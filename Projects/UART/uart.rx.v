==> flow/design.v <==
`timescale 1ns / 100ps
module uart_rx(clk,in,reset,parity,busy,data);
  input in, clk, reset; 
  output reg [9:0]data;
  output reg parity;
  output reg busy;   
  reg [3:0]count; 
  reg [2:0]state;  
  parameter IDLE=3'b000,START=3'b001,DATA=3'b010,STOP=3'b100, PARITY=3'b011; 
  parameter data_size =8;  
  reg baud_tick;
  reg half_baud;
  reg [23:0]baud_count;
  parameter baud_rate =2000;  
  parameter div = 10000/baud_rate;  
  always @(posedge clk)
    begin
      if(!reset)
        begin
          baud_tick<=0;
          baud_count<=0;
          half_baud<=0;
        end
      else
        begin
          baud_count<= baud_count+1;
          if(baud_count==div-1)
            begin
              baud_tick<=1;
              baud_count<=0;
            end
          else if(baud_count==div/2-1)
            half_baud<=1;
          else
            begin
              baud_tick<=0;
              half_baud<=0;
            end        	
        end
    end
  always @(posedge clk) 
    begin 
      if(!reset) 
        begin 
          count<=4'b0000; state<=3'b000; data<=0; busy<=0; parity<=0;
        end 
      else 
        begin 
          case(state) 
            IDLE:
                begin
                  busy<=0;
                  if(in==0)
                    state<=START;
                  else
                    state<=IDLE;
                end 
            START: 
              begin 
                if(half_baud)
                  begin
                    if(in==0)
                      begin
                        state<=DATA;
                        busy<=1;
                      end
                    else
                      state<=IDLE;
                  end                
              end 
            DATA:
              if(baud_tick) 
              begin
                if(count<data_size+1)
                  begin
                    data[count-1]<=in;  
                    state<=DATA;
                    count<=count+1;
                  end
                else
                  begin
                    state<= PARITY;
                  end
              end
            PARITY:
              if(baud_tick)
              begin
                parity<=in;
                state<=STOP;
                count<=0;          
              end 
            STOP:
              if(baud_tick)
              begin
                state<=IDLE;
              end 
            default:state<=IDLE; 
          endcase 
        end 
    end
endmodule
[Tool chain data of uart_rx]
What the tools print for uart_rx, step after step.
Lines are those of the file above, counted from 1.
Cell names lack the library's common part.
Not given: -
Set-up
  top: uart_rx
  clock: clk
  library: sky130hd
  library corner: tt_025C_1v80

[After elaboration]
Source: Yosys, flattened and elaborated, memories not mapped. Widths are those after wreduce. Registers that Yosys merges into a memory's read port (data or address) are not register bits. Print and check cells do not count. Equal cells are merged and count once.
Cells by class
  add/subtract/negate cells: 4
  magnitude comparators: 1
  equal/unequal tests: 13
  shift operators: 2
  muxes and demuxes: 18
  bitwise gates (word level): 4
  reductions and logical operators: 9
Operators by type and width (number)
  1-bit by 33-bit variable shift with 10-bit output: 1
  1-bit by 33-bit variable shift with 10-bit output (first input constant): 1
  32-bit negator with 33-bit output: 1
  24-bit by 1-bit adder with 24-bit output (second input constant): 1
  24-bit by 1-bit equality test with 1-bit output (second input constant): 1
  24-bit by 3-bit equality test with 1-bit output (second input constant): 1
  3-bit case mux with 5-bit select: 1
  2-bit inequality test (second input constant): 7
  4-bit two-way mux: 3
  3-bit two-way mux: 4
  10-bit AND: 1
  10-bit bitwise OR: 1
  10-bit NOT: 1
  4-bit AND reduction: 2
  4-bit case mux with 2-bit select: 1
  1-bit two-way mux: 7
  3-bit by 2-bit equality test with 1-bit output (second input constant): 2
  3-bit AND reduction: 2
  4-bit by 1-bit subtractor with 5-bit output (second input constant): 1
  2-bit nonzero test: 2
  4-bit by 1-bit adder with 4-bit output (second input constant): 1
  4-bit < comparator (second input constant): 1
  3-bit by 1-bit equality test with 1-bit output (second input constant): 1
  3-bit equality test (second input constant): 1
  3-bit logical NOT: 1
  2-bit AND reduction: 1
  2-bit OR reduction: 1
  1-bit case mux with 2-bit select: 1
Not listed: further kinds 2, cells in them 2.
Bit counts
  bits in registers: 45
  bits of input ports: 3
  output and inout port bits: 12
  cells after elaboration: 59

[Depth]
Longest topological path by Yosys (ltp), each cell counted once; first at word level (registers and memories cut), then after technology mapping (sequential cells cut; the memories' decode and read muxes count).
Depth
  word-level depth: 6
  ABC_AREA: 0
  depth in mapped cells: 15
  depth with buffers taken out: 13

[Mapped cells and area]
The flow's flattened synthesis, as Yosys stat reports it; memories are mapped. The netlist is that of the ABC_AREA named above (0 if unset); the other value can give another one.
Cell types
  dfxtp_1: number 47, total area 940.902 um^2
  ha_1: number 14, total area 175.168 um^2
  nor2_1: number 38, total area 142.637 um^2
  xnor2_1: number 16, total area 140.134 um^2
  nand2_1: number 29, total area 108.854 um^2
  nand3_1: number 16, total area 80.077 um^2
  inv_1: number 17, total area 63.811 um^2
  a21oi_1: number 12, total area 60.058 um^2
  and3_1: number 8, total area 50.048 um^2
  mux2i_1: number 5, total area 50.048 um^2
  nor4_1: number 8, total area 50.048 um^2
  nor3_1: number 9, total area 45.043 um^2
  nand4_1: number 7, total area 43.792 um^2
  xor2_1: number 5, total area 43.792 um^2
  a32o_1: number 4, total area 40.038 um^2
  o21ai_0: number 7, total area 35.034 um^2
  nand2b_1: number 5, total area 31.28 um^2
  nor2b_1: number 4, total area 25.024 um^2
Other cell types: 31; their cells: 48.
Synthesis totals
  mapped cells: 299
  chip area (Yosys): 2529.9 um^2
  sequential area: 940.9 um^2
  mapped flip-flops: 47
  buffers: 11

[Path before layout]
Source: OpenSTA report_checks on the synthesized netlist (no wires, ideal clock, input and output delay 20% of the period each), path of least setup slack; recovery checks are left aside. Register names are those of the netlist, which keeps one name where synthesis merged equal registers.
Path after synthesis
  path type: reg2reg
  start: reg count[0]
  end: reg data[9]
  clock period: 3410 ps
  library setup time: 58 ps
  launch time at the first pin: 0 ps
  arrival time: 3132 ps
  path slack: 220 ps
  delay of the path: 3190 ps
  driving pins on the path: 15
  buffers on the path: 2
  synthesis period reached: 3190 ps
"delay of the path" = arrival - input delay + setup time.
"driving pins on the path" counts driving pins, that of a launching flip-flop among them; a cell with two outputs on the path counts twice.
"synthesis period reached" = period - worst setup slack (recovery checks aside). The figure is calculated, with input and output delays left at 20% of the set period.
The rows between start and end are the longest chain of elaborated cells between them; the timing report does not say that the signal goes this way. Where chains are equally long, one stands for them.
Each line given opens the expression or statement behind the cell; cells for indexed reads and writes are added by Yosys, which also makes memories of some case tables.
At most two assigning lines are given for a register; there are more.
Lines with a computed index may be missing from the assigning lines.
On the way, after synthesis
  path through: dfxtp_1 > buf_1 > inv_1 > ha_1 > buf_6 > nor2_1 > o21ai_0 > a21oi_1 > a41oi_1 > nand2b_1 > ha_1 > nor4bb_1 > nand3_1 > nor4_1 > a31o_2
  length of the longest elaborated chain: 6
RTL lines, path after synthesis
  from (decl): RTL line 7  | reg [3:0]count;
  from (assign): RTL line 45  | count<=4'b0000; state<=3'b000; data<=0; busy<=0; parity<=0;
  from (assign): RTL line 78  | count<=count+1;
  4-bit by 1-bit subtractor with 5-bit output: RTL line 76  | data[count-1]<=in;
  32-bit negator with 33-bit output: RTL line 76
  1-bit by 33-bit variable shift with 10-bit output: RTL line 76
  10-bit NOT: RTL line 76
  10-bit AND: RTL line 76
  10-bit bitwise OR: RTL line 76
  to (assign): RTL line 45
  to (decl): RTL line 4  | output reg [9:0]data;

[Path in the finished layout]
Path of least setup slack in the final report of flow run 1 (OpenROAD, finished layout, wires in). Where an end is a register, its clock arrival counts in the times.
The path's times are printed in steps of 10 ps; the period is the one set.
Path post-layout
  path type: reg2reg
  start: reg count[0]
  end: reg data[3]
  clock period: 2290 ps
  library setup time: 70 ps
  launch time at the first pin: 290 ps
  arrival time: 2670 ps
  path slack: -150 ps
  driving pins on the path: 13
  buffers on the path: 1
The rows between start and end are the longest chain of elaborated cells between them; the timing report does not say that the signal goes this way. Where chains are equally long, one stands for them.
At most two assigning lines are given for a register; there are more.
Lines with a computed index may be missing from the assigning lines.
On the way, post-layout
  path through: dfxtp_4 > inv_6 > ha_4 > nor2_4 > buf_4 > a41oi_2 > nand2b_4 > ha_4 > and3b_1 > o211a_1 > a21boi_4 > nor4b_4 > mux2i_1
  length of the longest elaborated chain: 6
RTL lines, path post-layout
  from (decl): RTL line 7  | reg [3:0]count;
  from (assign): RTL line 45  | count<=4'b0000; state<=3'b000; data<=0; busy<=0; parity<=0;
  from (assign): RTL line 78  | count<=count+1;
  4-bit by 1-bit subtractor with 5-bit output: RTL line 76  | data[count-1]<=in;
  32-bit negator with 33-bit output: RTL line 76
  1-bit by 33-bit variable shift with 10-bit output: RTL line 76
  10-bit NOT: RTL line 76
  10-bit AND: RTL line 76
  10-bit bitwise OR: RTL line 76
  to (assign): RTL line 45
  to (decl): RTL line 4  | output reg [9:0]data;

Add stored flow runs of uart_rx

Measured data: module uart_rx, platform sky130hd, 2 stored runs of the flow under differing settings, order arbitrary. Input and output delays are each 20% of the period that was set; the output load is 0.01 pF.
By "achieved clock period" is meant the clock period of the run minus its worst setup slack. This is arithmetic on one report: input and output delays are still those of the set period (20% each).

Flow run 1
==> flow/run.sh <==
#!/bin/bash
# the make line also repeats the synthesis and layout settings of config.mk as NAME=value (left out here)
make -C /OpenROAD-flow-scripts/flow DESIGN_CONFIG=/design/flow/config.mk WORK_HOME=/design/flow/orfs CLKGATE_MAP_FILE= finish
==> flow/config.mk <==
export PLATFORM = sky130hd
export DESIGN_NAME = uart_rx
export DESIGN_NICKNAME = uart_rx
export VERILOG_FILES = /design/flow/design.v
export SDC_FILE = /design/flow/constraint.sdc
export NUM_CORES = 4
export LEC_CHECK = 0
export CAP_MARGIN = 25
export CELL_PAD_IN_SITES_DETAIL_PLACEMENT = 0
export CORE_MARGIN = 6
export CORE_UTILIZATION = 47
export CTS_CLUSTER_DIAMETER = 306
export CTS_CLUSTER_SIZE = 41
export MIN_ROUTING_LAYER = met1
export PLACE_DENSITY = 0.51
export SETUP_SLACK_MARGIN = 0.6
export SLEW_MARGIN = 20
export TNS_END_PERCENT = 100
==> flow/constraint.sdc <==
create_clock -name core_clock -period 2.29 [get_ports {clk}]
set_input_delay 0.4580 -clock core_clock [delete_from_list [all_inputs] [get_ports {clk}]]
set_output_delay 0.4580 -clock core_clock [all_outputs]
set_load 0.01 [all_outputs]

==> results of flow run 1 <==
chip area after synthesis (Yosys): 2,529.9 um^2
die area: 7,287.2 um^2
standard-cell area of the final layout: 3,358.2 um^2
utilization: 65.3 %
worst setup slack after layout: -149 ps
total negative slack: -1,124 ps
worst hold slack: 467 ps
achieved clock period: 2,439 ps

Flow run 2
==> flow/run.sh <==
#!/bin/bash
# the make line also repeats the synthesis and layout settings of config.mk as NAME=value (left out here)
make -C /OpenROAD-flow-scripts/flow DESIGN_CONFIG=/design/flow/config.mk WORK_HOME=/design/flow/orfs CLKGATE_MAP_FILE= finish
==> flow/config.mk <==
export PLATFORM = sky130hd
export DESIGN_NAME = uart_rx
export DESIGN_NICKNAME = uart_rx
export VERILOG_FILES = /design/flow/design.v
export SDC_FILE = /design/flow/constraint.sdc
export NUM_CORES = 4
export LEC_CHECK = 0
export CAP_MARGIN = 20
export CORE_MARGIN = 7
export CORE_UTILIZATION = 66
export CTS_CLUSTER_DIAMETER = 228
export GPL_TIMING_DRIVEN = 0
export MIN_ROUTING_LAYER = met1
export PLACE_DENSITY_LB_ADDON = 0.16
export SETUP_SLACK_MARGIN = 0.77
export SLEW_MARGIN = 20
export TNS_END_PERCENT = 50
==> flow/constraint.sdc <==
create_clock -name core_clock -period 3.1 [get_ports {clk}]
set_input_delay 0.6200 -clock core_clock [delete_from_list [all_inputs] [get_ports {clk}]]
set_output_delay 0.6200 -clock core_clock [all_outputs]
set_load 0.01 [all_outputs]

==> results of flow run 2 <==
chip area after synthesis (Yosys): 2,529.9 um^2
die area: 5,763.1 um^2
standard-cell area of the final layout: 3,106.7 um^2
utilization: 84.9 %
worst setup slack after layout: 325 ps
total negative slack: 0 ps
worst hold slack: 468 ps
achieved clock period: 2,775 ps
