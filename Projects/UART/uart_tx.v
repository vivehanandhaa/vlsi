==> flow/design.v <==
`timescale 1ns / 100ps
module uart_tx(in,start,clk,reset,o,busy); 
  input [9:0]in;
  input clk, start, reset;  
  output reg o, busy;   
  reg [3:0]count; 
  reg [2:0]state;  
  reg parity;  
  parameter IDLE=3'b000,START=3'b001,DATA=3'b010,STOP=3'b100, PARITY=3'b011; 
  parameter data_size = 8;  
  reg [9:0]data; 
  reg baud_tick;
  reg [23:0]baud_count;
  parameter baud_rate = 2000;  
  parameter div = 10000/baud_rate;  
  always @(posedge clk)
    begin
      if(!reset)
        begin
          baud_tick<=0;
          baud_count<=0;
        end
      else
        begin
          baud_count<= baud_count+1;
          if(baud_count==div-1)
            begin
              baud_tick<=1;
              baud_count<=0;
            end
          else
            baud_tick<=0;
        end
    end
  always @(posedge clk) 
    begin 
      if(!reset) 
        begin 
          count<=4'b0000; state<=3'b000; data<=0; o<=1; busy<=0; parity<=0;
        end 
      else if(baud_tick)
        begin 
          case(state) 
            IDLE: 
              begin 
                o<=1; 
                busy<=0; 
                if(start&!busy) 
                  state<=START;
                else 
                  state<=IDLE; 
              end 
            START: 
              begin 
                o<=0; 
                data<=in;
                busy<=1; 
                parity<=^(in[data_size-1:0]); 
                state<=DATA; 
              end 
            DATA: 
              begin 
                if (count==data_size-1)
                  begin 
                    o<=data[0]; 
                    count<=4'b0000; 
                    state<=PARITY; 
                  end 
                else 
                  begin o<=data[0]; 
                    data<=data>>1; 
                    count<=count+1;
                    state<=DATA; 
                  end 
              end 
            PARITY: 
              begin 
                o<=parity; 
                state<=STOP; 
              end 
            STOP: 
              begin 
                o<=1; 
                state<=IDLE;
              end 
            default:state<=IDLE; 
          endcase 
        end 
    end 
endmodule
Reports on uart_tx
What the tools print for uart_tx, step after step. Line numbers count from 1 in the design file above. Operators carry their Yosys type and port widths (W data, S select, Z words). Cell names lack the library's common part. A cell with - has no value.

Top module: uart_tx. Clock: clk. Library: sky130hd. Library corner: tt_025C_1v80.

Word level
Source: Yosys, flattened and elaborated, memories not mapped. Widths are those after wreduce. Registers that Yosys merges into a memory's read port (data or address) are not register bits. Print and check cells do not count. Equal cells are merged and count once.

The figure for memory cells is 0. Under latch bits stands 0. The entry for memory bits (read-only) reads 0. The figure for clocked read ports x word width is 0. Register bits after elaboration: 45. For memory bits (writable) the number is 0. The figure for input port bits is 13. The figure for word-level cells is 41. The figure for output and inout port bits is 2.

For add/subtract/negate cells the number is 2. For shift operators the number is 0. Multiply operators: 0. The figure for bitwise operators is 2. The figure for equal/unequal tests is 7. The figure for multiplexer cells is 9. The entry for div/mod/pow operators reads 0. The entry for reductions and logical operators reads 13. The figure for order comparisons is 0.

Operators by type and width (count): $add A24 B1 Y24 const B (1); $eq A24 B3 Y1 const B (1); $pmux W10 S2 (1); $pmux W3 S4 (1); $mux W10 (1); $reduce_and A2 Y1 (4); $reduce_xor A8 Y1 (1); $eq A3 B2 Y1 const B (2); $reduce_bool A2 Y1 (2); $reduce_or A2 Y1 (2); $add A4 B1 Y4 const B (1); $eq A4 B3 Y1 const B (1); $reduce_bool A4 Y1 (1); $pmux W1 S4 (1); $mux W4 (1); $eq A3 B1 Y1 const B (1); $eq A3 B3 Y1 const B (1); $logic_not A3 Y1 (1); $reduce_and A3 Y1 (1); $mux W1 (3); $ne A2 B2 Y1 const B (1); $pmux W1 S2 (1); $and A1 B1 Y1 (1); $not A1 Y1 (1); $logic_not A1 Y1 (1).

Logic depth
Yosys ltp: most cells in a row. Word level: on the elaborated netlist, between registers, memories and ports. Mapped: between sequential cells and ports; inverters and the memories' decode and read muxes count.

Under depth in word-level cells stands 4. The figure for ABC_AREA is 0. Mapped depth: 7. For depth with buffers taken out the number is 6.

Mapped cells and area
The flow's flattened synthesis, as Yosys stat reports it; memories are mapped. The netlist is that of the ABC_AREA named above (0 if unset); the other value can give another one.

The entry for standard cells after synthesis reads 243. For cell area after synthesis the number is 2119.5 sq um. Buffer cells: 11. Under flip-flops stands 47. Under area of sequential cells stands 940.9 sq um.

Cells by type: dfxtp_1 (count 47, total area 940.902 sq um); xnor2_1 (count 18, total area 157.651 sq um); nor2_1 (count 29, total area 108.854 sq um); mux2i_1 (count 10, total area 100.096 sq um); a21oi_1 (count 19, total area 95.091 sq um); a211oi_1 (count 9, total area 67.565 sq um); nand3_1 (count 12, total area 60.058 sq um); nand2_1 (count 15, total area 56.304 sq um); o21ai_0 (count 10, total area 50.048 sq um); clkbuf_1 (count 10, total area 37.536 sq um); ha_1 (count 3, total area 37.536 sq um); or4_1 (count 5, total area 37.536 sq um); nor3_1 (count 7, total area 35.034 sq um); inv_1 (count 9, total area 33.782 sq um); nor4_1 (count 5, total area 31.28 sq um); o31ai_1 (count 4, total area 30.029 sq um); xor2_1 (count 3, total area 26.275 sq um); nand4_2 (count 2, total area 25.024 sq um).

Other cell types: 15; their cells: 26.

Path before layout
Path of least setup slack by OpenSTA after synthesis, without wires, with an ideal clock, recovery checks aside; 20% of the period is set as input and as output delay. Where synthesis merged equal registers, the netlist keeps one of their names.

Path type: register to register. Start: reg baud_count[7]. End: reg baud_count[23]. For clock period the number is 2.17 ns. Under delay of the path stands 1.888 ns. Setup slack: 0.282 ns. Library setup time: 0.070 ns. The figure for data arrival time is 1.818 ns. The figure for buffers on the path is 1. The entry for launch time at the first pin reads 0.000 ns. The entry for stages reads 6. Period reached after synthesis: 1.888 ns.

"delay of the path" is the arrival time less input delay plus setup time. "stages": output pins that drive a net of the path, with the launching flip-flop's if there is one; two outputs of one cell count as two. "period reached after synthesis" is the clock period less the worst setup slack; recovery checks do not enter. This is arithmetic on one report: input and output delays are still those of the set period (20% each). Between the ends stands the longest chain of elaborated cells between them, by number of cells; it is not shown to be the way that was timed. Of several equally long chains one is given. Each line given opens the expression or statement behind the cell; cells for indexed reads and writes are added by Yosys, which also makes memories of some case tables. A register here has more assigning lines than the two given.

Path through: dfxtp_1 nand4_2 or4_1 buf_2 or4_1 a21oi_1. The entry for cells in the longest elaborated chain reads 2.

RTL lines, path after synthesis: start, declared (RTL line 13) `reg [23:0]baud_count;`; start, assigned (RTL line 21) `baud_count<=0;`; start, assigned (RTL line 25) `baud_count<= baud_count+1;`; $eq A24 B3 Y1 (RTL line 26) `if(baud_count==div-1)`; $reduce_or A2 Y1; end, assigned (RTL line 25); end, assigned (RTL line 29) `baud_count<=0;`; end, declared (RTL line 13).

Path in the finished layout
Path of least setup slack in the final report of stored run 1 (OpenROAD, finished layout, wires in). Where an end is a register, its clock arrival counts in the times.

Path type: register to register. Start: reg baud_count[2]. End: reg baud_count[23]. The figure for data arrival time is 2.27 ns. The entry for stages reads 5. Setup slack: 0.37 ns. Library setup time: 0.06 ns. For clock period the number is 2.4 ns. The entry for launch time at the first pin reads 0.30 ns. The figure for buffers on the path is 0.

Between the ends stands the longest chain of elaborated cells between them, by number of cells; it is not shown to be the way that was timed. Of several equally long chains one is given. A register here has more assigning lines than the two given.

Path through: dfxtp_1 nand4_2 or4_1 or4_1 a21oi_1. The entry for cells in the longest elaborated chain reads 2.

RTL lines, path post-layout: start, declared (RTL line 13) `reg [23:0]baud_count;`; start, assigned (RTL line 21) `baud_count<=0;`; start, assigned (RTL line 25) `baud_count<= baud_count+1;`; $eq A24 B3 Y1 (RTL line 26) `if(baud_count==div-1)`; $reduce_or A2 Y1; end, assigned (RTL line 25); end, assigned (RTL line 29) `baud_count<=0;`; end, declared (RTL line 13).

Record of 2 stored runs of the RTL-to-layout flow on uart_tx, platform sky130hd. The runs are unordered. Constraints: input delay and output delay 20% of the set period each, output load 0.01 pF. By "time on the worst setup path" is meant the share of the clock period that the worst setup path is allowed (20% is reserved at inputs, 20% at outputs), minus its slack. Clock arrival times at its registers enter into it. "power consumption" is the tool's figure for a default switching activity; nothing was simulated.

Files of stored run 1:
==> flow/run.sh <==
#!/bin/bash
# the make line also repeats the synthesis and layout settings of config.mk as NAME=value (left out here)
make -C /OpenROAD-flow-scripts/flow DESIGN_CONFIG=/design/flow/config.mk WORK_HOME=/design/flow/orfs CLKGATE_MAP_FILE= finish
==> flow/config.mk <==
export PLATFORM = sky130hd
export DESIGN_NAME = uart_tx
export DESIGN_NICKNAME = uart_tx
export VERILOG_FILES = /design/flow/design.v
export SDC_FILE = /design/flow/constraint.sdc
export NUM_CORES = 4
export LEC_CHECK = 0
export CAP_MARGIN = 20
export CORE_MARGIN = 2
export CORE_UTILIZATION = 40
export SETUP_SLACK_MARGIN = -0.02
export SLEW_MARGIN = 20
==> flow/constraint.sdc <==
create_clock -name core_clock -period 2.4 [get_ports {clk}]
set_input_delay 0.4800 -clock core_clock [delete_from_list [all_inputs] [get_ports {clk}]]
set_output_delay 0.4800 -clock core_clock [all_outputs]
set_load 0.01 [all_outputs]

Results of stored run 1. The synthesis area reads 2,119.5 sq um. The die area stands at 5,897.5 sq um. The standard-cell area after layout is 2,434.8 sq um. The lowest setup slack is 0.367 ns. The measured total negative setup slack is 0.000 ns. The measured lowest hold slack is 0.472 ns. The power consumption reads 1,404 µW. The time on the worst setup path comes to 2.03 ns. Critical path kind: register to register.

Files of stored run 2:
==> flow/run.sh <==
#!/bin/bash
# the make line also repeats the synthesis and layout settings of config.mk as NAME=value (left out here)
make -C /OpenROAD-flow-scripts/flow DESIGN_CONFIG=/design/flow/config.mk WORK_HOME=/design/flow/orfs CLKGATE_MAP_FILE= finish
==> flow/config.mk <==
export PLATFORM = sky130hd
export DESIGN_NAME = uart_tx
export DESIGN_NICKNAME = uart_tx
export VERILOG_FILES = /design/flow/design.v
export SDC_FILE = /design/flow/constraint.sdc
export NUM_CORES = 4
export LEC_CHECK = 0
export CAP_MARGIN = 5
export CELL_PAD_IN_SITES_DETAIL_PLACEMENT = 1
export CORE_MARGIN = 5
export CORE_UTILIZATION = 62
export GPL_ROUTABILITY_DRIVEN = 0
export GPL_TIMING_DRIVEN = 0
export MAX_ROUTING_LAYER = met5
export MIN_ROUTING_LAYER = met1
export PLACE_DENSITY = 0.56
export SETUP_SLACK_MARGIN = 0.73
export SLEW_MARGIN = 20
export TNS_END_PERCENT = 15
==> flow/constraint.sdc <==
create_clock -name core_clock -period 2.88 [get_ports {clk}]
set_input_delay 0.5760 -clock core_clock [delete_from_list [all_inputs] [get_ports {clk}]]
set_output_delay 0.5760 -clock core_clock [all_outputs]
set_load 0.01 [all_outputs]

Outcome of stored run 2: not finished: clock tree synthesis ended with error DPL-0033.
