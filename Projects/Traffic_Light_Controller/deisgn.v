==> flow/design.v <==
module tlc(t,clkdiv,R,G,O);
input [3:0]t;
input clkdiv;
output reg [3:0] R,G,O;
reg r,g,o;
reg next;
reg [1:0] state_side;
parameter side1=2'b00,side2=2'b01,side3=2'b10,side4=2'b11;
initial begin
state_side= 2'b0; 
next=1; 
r=0; 
g=0; 
o=0;
end
always@(posedge clkdiv)
begin
if(next)
begin
case(state_side)
side1:  if (t[1]==1'b1)
        state_side <= side2;
        else if (t[2]==1'b1)
        state_side <= side3;
        else if (t[3]==1'b1)
        state_side <= side4;
        else if (t[0]==1'b1)
        state_side <= side1;
side2:  if (t[2]==1'b1)
        state_side <= side3;
        else if (t[3]==1'b1)
        state_side <= side4;
        else if (t[0]==1'b1)
        state_side <= side1;
        else if (t[1]==1'b1)
        state_side <= side2;
side3:  if (t[3]==1'b1)
        state_side <= side4;
        else if (t[0]==1'b1)
        state_side <= side1;
        else if (t[1]==1'b1)
        state_side <= side2;
        else if (t[2]==1'b1)
        state_side <= side3;
side4:  if (t[0]==1'b1)
        state_side <= side1;
        else if (t[1]==1'b1)
        state_side <= side2;
        else if (t[2]==1'b1)
        state_side <= side3;
        else if (t[3]==1'b1)
        state_side <= side4;
endcase
end
end
reg [5:0]count= 0;
always@(posedge clkdiv)
begin
count <= count+1;
if (count<6'd50)
begin
next<=0;
g<=1;
o<=0;
end
else if(count<6'd55)
begin
g<=0;
o<=1;
next<=0;
end
else if(count>=6'd56)
begin
count <= 0;
next<=1;
g<=1;
o<=0;
end
end
always @(*) begin
    G = g ? (4'b0001 << state_side) : 4'b0000;
    O = o ? (4'b0001 << state_side) : 4'b0000;
    R = ~(G | O);
end
endmodule
==> From RTL to reports: tlc <==
Tool output for the design above, in the order of the flow.
Lines are those of the file above, counted from 1.
{ "setup": {"design": "tlc", "clock": "clkdiv", "lib": "sky130hd", "corner": "tt_025C_1v80"} }

==> Elaborated design <==
Yosys after proc, flatten, opt, wreduce and memory -nomap, before mapping. Memory bits, and registers merged into a memory's read port (data or address), are not among the register bits. Print and check cells are not counted. Equal cells are merged and count once.
{ "op_classes": {"add_sub_neg": 1, "cmp": 3, "equal": 7, "shift": 1, "mux": 26, "n_logic": 2, "n_reduce_logical": 5} }
{ "op_table": {"columns": ["operator", "count"], "rows": [
  ["2-to-1 mux 2 bit", 16],
  ["!= test 5 bit with constant B", 4],
  ["2-to-1 mux 6 bit", 3],
  ["less-than comparator 6 bit with constant B", 2],
  ["case mux 2 bit (select 4 bit)", 1],
  ["2-to-1 mux 4 bit", 2],
  ["adder 6 x 1 -> 6 bit with constant B", 1],
  [">= comparator 6 bit with constant B", 1],
  ["AND reduction 6 bit", 1],
  ["<< shifter 1 x 2 -> 4 bit with constant A", 1],
  ["equality test 2 bit with constant B", 2],
  ["bitwise OR 4 bit", 1],
  ["NOT 4 bit", 1],
  ["nonzero test 4 bit", 1],
  ["2-to-1 mux 1 bit", 4],
  ["equality test 2 x 1 -> 1 bit with constant B", 1],
  ["logical NOT 2 bit", 1],
  ["nonzero test 2 bit", 1],
  ["OR reduction 2 bit", 1]
]} }
{ "bits": {"ff_bits": 11, "input_bits": 5, "out_inout_bits": 12, "word_cells": 50} }

==> Longest topological paths <==
Depth = most cells in a row (Yosys ltp): at word level without a register or memory, in the mapped netlist without a sequential cell, where the memories' decode and read muxes count.
{ "logic_depth": {"word_depth": 5, "abc_area": 1, "depth_mapped": 6, "mapped_depth_nobuf": 6} }

==> Mapped cells and area <==
Yosys stat after the flow's synthesis: flattened, memories mapped to cells. It holds for the ABC_AREA given above (unset counts as 0); a run with the other value may have another netlist.
{ "synth_totals": {"cell_count": 92, "area_um2": 624.3, "seqArea_um2": 240.2, "flip_flops": 11, "buffers": 0} }
{ "by_type": {"columns": ["cell", "count", "area_total_um2"], "rows": [
  ["sky130_fd_sc_hd__dfxtp_1", 9, 180.173],
  ["sky130_fd_sc_hd__nand2_1", 20, 75.072],
  ["sky130_fd_sc_hd__edfxtp_1", 2, 60.058],
  ["sky130_fd_sc_hd__nor2_1", 14, 52.55],
  ["sky130_fd_sc_hd__inv_1", 13, 48.797],
  ["sky130_fd_sc_hd__nand3_1", 7, 35.034],
  ["sky130_fd_sc_hd__nor2_2", 4, 25.024],
  ["sky130_fd_sc_hd__inv_2", 6, 22.522],
  ["sky130_fd_sc_hd__nor2_4", 2, 22.522],
  ["sky130_fd_sc_hd__nand3b_1", 2, 15.014],
  ["sky130_fd_sc_hd__ha_1", 1, 12.512],
  ["sky130_fd_sc_hd__a21oi_1", 2, 10.01],
  ["sky130_fd_sc_hd__nand3_2", 1, 10.01],
  ["sky130_fd_sc_hd__o21ai_1", 2, 10.01],
  ["sky130_fd_sc_hd__a21o_1", 1, 7.507],
  ["sky130_fd_sc_hd__o211ai_1", 1, 7.507],
  ["sky130_fd_sc_hd__o21a_1", 1, 7.507],
  ["sky130_fd_sc_hd__o21bai_1", 1, 7.507]
]} }
Not listed: further types 3, cells in them 3.

==> Timing after synthesis <==
Path of least setup slack by OpenSTA after synthesis, without wires, with an ideal clock, recovery checks aside; 20% of the period is set as input and as output delay. Where synthesis merged equal registers, the netlist keeps one of their names.
{ "synth_path": {"path_type": "reg-to-output", "from": "register state_side[0]", "to": "output port R[0]", "clock_period_ns": 1.55, "out_delay_ns": 0.310, "launch_ns": 0.000, "arrival_time_ns": 0.963, "required_time_ns": 1.240, "path_slack_ns": 0.277, "delay_ns": 0.963, "driving_pins": 5, "n_path_buf": 0, "synth_period_reached_ns": 1.273} }
"delay_ns" is the arrival time less input delay plus setup time.
At an output port there is no setup time.
"driving_pins": output pins that drive a net of the path, with the launching flip-flop's if there is one; two outputs of one cell count as two.
"synth_period_reached_ns" = period - worst setup slack (recovery checks aside). The figure is calculated, with input and output delays left at 20% of the set period.
Between the ends stands the longest chain of elaborated cells between them, by number of cells; it is not shown to be the way that was timed. Of several equally long chains one is given.
A line is the first line of the expression or statement that the cell stems from. Yosys adds cells for indexed reads and writes and turns some case tables into memories.
A register here has more assigning lines than the two given.
{ "synth_between": {"path_cell_list": "sky130_fd_sc_hd__edfxtp_1 sky130_fd_sc_hd__nor2_1 sky130_fd_sc_hd__inv_1 sky130_fd_sc_hd__nor2_1 sky130_fd_sc_hd__nor2_1", "elab_chain_cells": 4, "cells_between": 5, "cone_classes": "1 x shift; 2 x mux; 2 x logic"} }
{ "synth_rtl": {"columns": ["element", "line", "source"], "rows": [
  ["start, declared", 7, "reg [1:0] state_side;"],
  ["start, assigned", 22, "state_side <= side2;"],
  ["start, assigned", 24, "state_side <= side3;"],
  ["<< shifter 1 x 2 -> 4 bit", 82, "O = o ? (4'b0001 << state_side) : 4'b0000;"],
  ["2-to-1 mux 4 bit", 82, null],
  ["bitwise OR 4 bit", 83, "R = ~(G | O);"],
  ["NOT 4 bit", 83, null],
  ["end, declared", 4, "output reg [3:0] R,G,O;"]
]} }
Nets of the timed path that keep an RTL name, with a line that drives or declares them; the list need not be complete.
{ "synth_named_nets": {"columns": ["net", "line"], "rows": [
  ["O[0]", 82]
]} }

==> Worst path after layout <==
From the final timing report of run 1: the path of least setup slack in the routed layout; clock arrival at registers is part of the times.
{ "layout_path": {"path_type": "reg-to-output", "from": "register state_side[1]", "to": "output port R[2]", "clock_period_ns": 1.02, "out_delay_ns": 0.20, "launch_ns": 0.24, "arrival_time_ns": 1.29, "required_time_ns": 0.82, "path_slack_ns": -0.48, "driving_pins": 8, "n_path_buf": 2} }
Between the ends stands the longest chain of elaborated cells between them, by number of cells; it is not shown to be the way that was timed. Of several equally long chains one is given.
A register here has more assigning lines than the two given.
{ "layout_between": {"path_cell_list": "sky130_fd_sc_hd__edfxtp_1 sky130_fd_sc_hd__buf_4 sky130_fd_sc_hd__inv_4 sky130_fd_sc_hd__nor2_4 sky130_fd_sc_hd__inv_2 sky130_fd_sc_hd__nor2_4 sky130_fd_sc_hd__nor2_2 sky130_fd_sc_hd__buf_2", "elab_chain_cells": 4, "cells_between": 5, "cone_classes": "1 x shift; 2 x mux; 2 x logic"} }
{ "layout_rtl": {"columns": ["element", "line", "source"], "rows": [
  ["start, declared", 7, "reg [1:0] state_side;"],
  ["start, assigned", 22, "state_side <= side2;"],
  ["start, assigned", 24, "state_side <= side3;"],
  ["<< shifter 1 x 2 -> 4 bit", 81, "G = g ? (4'b0001 << state_side) : 4'b0000;"],
  ["2-to-1 mux 4 bit", 81, null],
  ["bitwise OR 4 bit", 83, "R = ~(G | O);"],
  ["NOT 4 bit", 83, null],
  ["end, declared", 4, "output reg [3:0] R,G,O;"]
]} }

FLOW RESULTS
============

Below are 2 stored runs of the flow (Yosys, OpenROAD; platform sky130hd) on tlc, each with its settings and what was measured, unordered. Constraints: input delay and output delay 20% of the set period each, output load 0.01 pF.
"period reached" means the clock period less the worst setup slack. The figure is calculated, with input and output delays left at 20% of the set period.
"power": no workload was simulated; the value follows from the tool's default switching activity.

==> run 1: settings <==
{ "period_ns": 1.02, "CORE_UTILIZATION": 18, "SETUP_SLACK_MARGIN": 0.1, "PLACE_DENSITY_LB_ADDON": 0.04, "CORE_ASPECT_RATIO": 1.97, "CELL_PAD_IN_SITES_DETAIL_PLACEMENT": 0, "TNS_END_PERCENT": 40, "ABC_AREA": 1, "GPL_ROUTABILITY_DRIVEN": 1, "CTS_CLUSTER_DIAMETER": 87, "CAP_MARGIN": 20, "CORE_MARGIN": 2, "SLEW_MARGIN": 20 }
==> run 1: results <==
worst slack on setup checks: -0.479 ns
total negative setup slack: -5.473 ns
die footprint: 3,982.9 um^2
power: 0.9192 mW
chip area in the Yosys report: 624.3 um^2
standard-cell area of the final layout: 1,142.3 um^2
period reached: 1.499 ns

==> run 2: settings <==
{ "period_ns": 1.51, "CORE_UTILIZATION": 26, "PLACE_DENSITY_LB_ADDON": 0.17, "CORE_ASPECT_RATIO": 1.14, "TNS_END_PERCENT": 20, "GPL_TIMING_DRIVEN": 0, "CTS_CLUSTER_DIAMETER": 367, "MIN_ROUTING_LAYER": "met1", "CAP_MARGIN": 20, "CORE_MARGIN": 2, "SLEW_MARGIN": 20 }
==> run 2: results <==
worst slack on setup checks: 0.014 ns
total negative setup slack: 0.000 ns
die footprint: 2,601.7 um^2
power: 0.8811 mW
chip area in the Yosys report: 574.3 um^2
standard-cell area of the final layout: 792.0 um^2
period reached: 1.496 ns
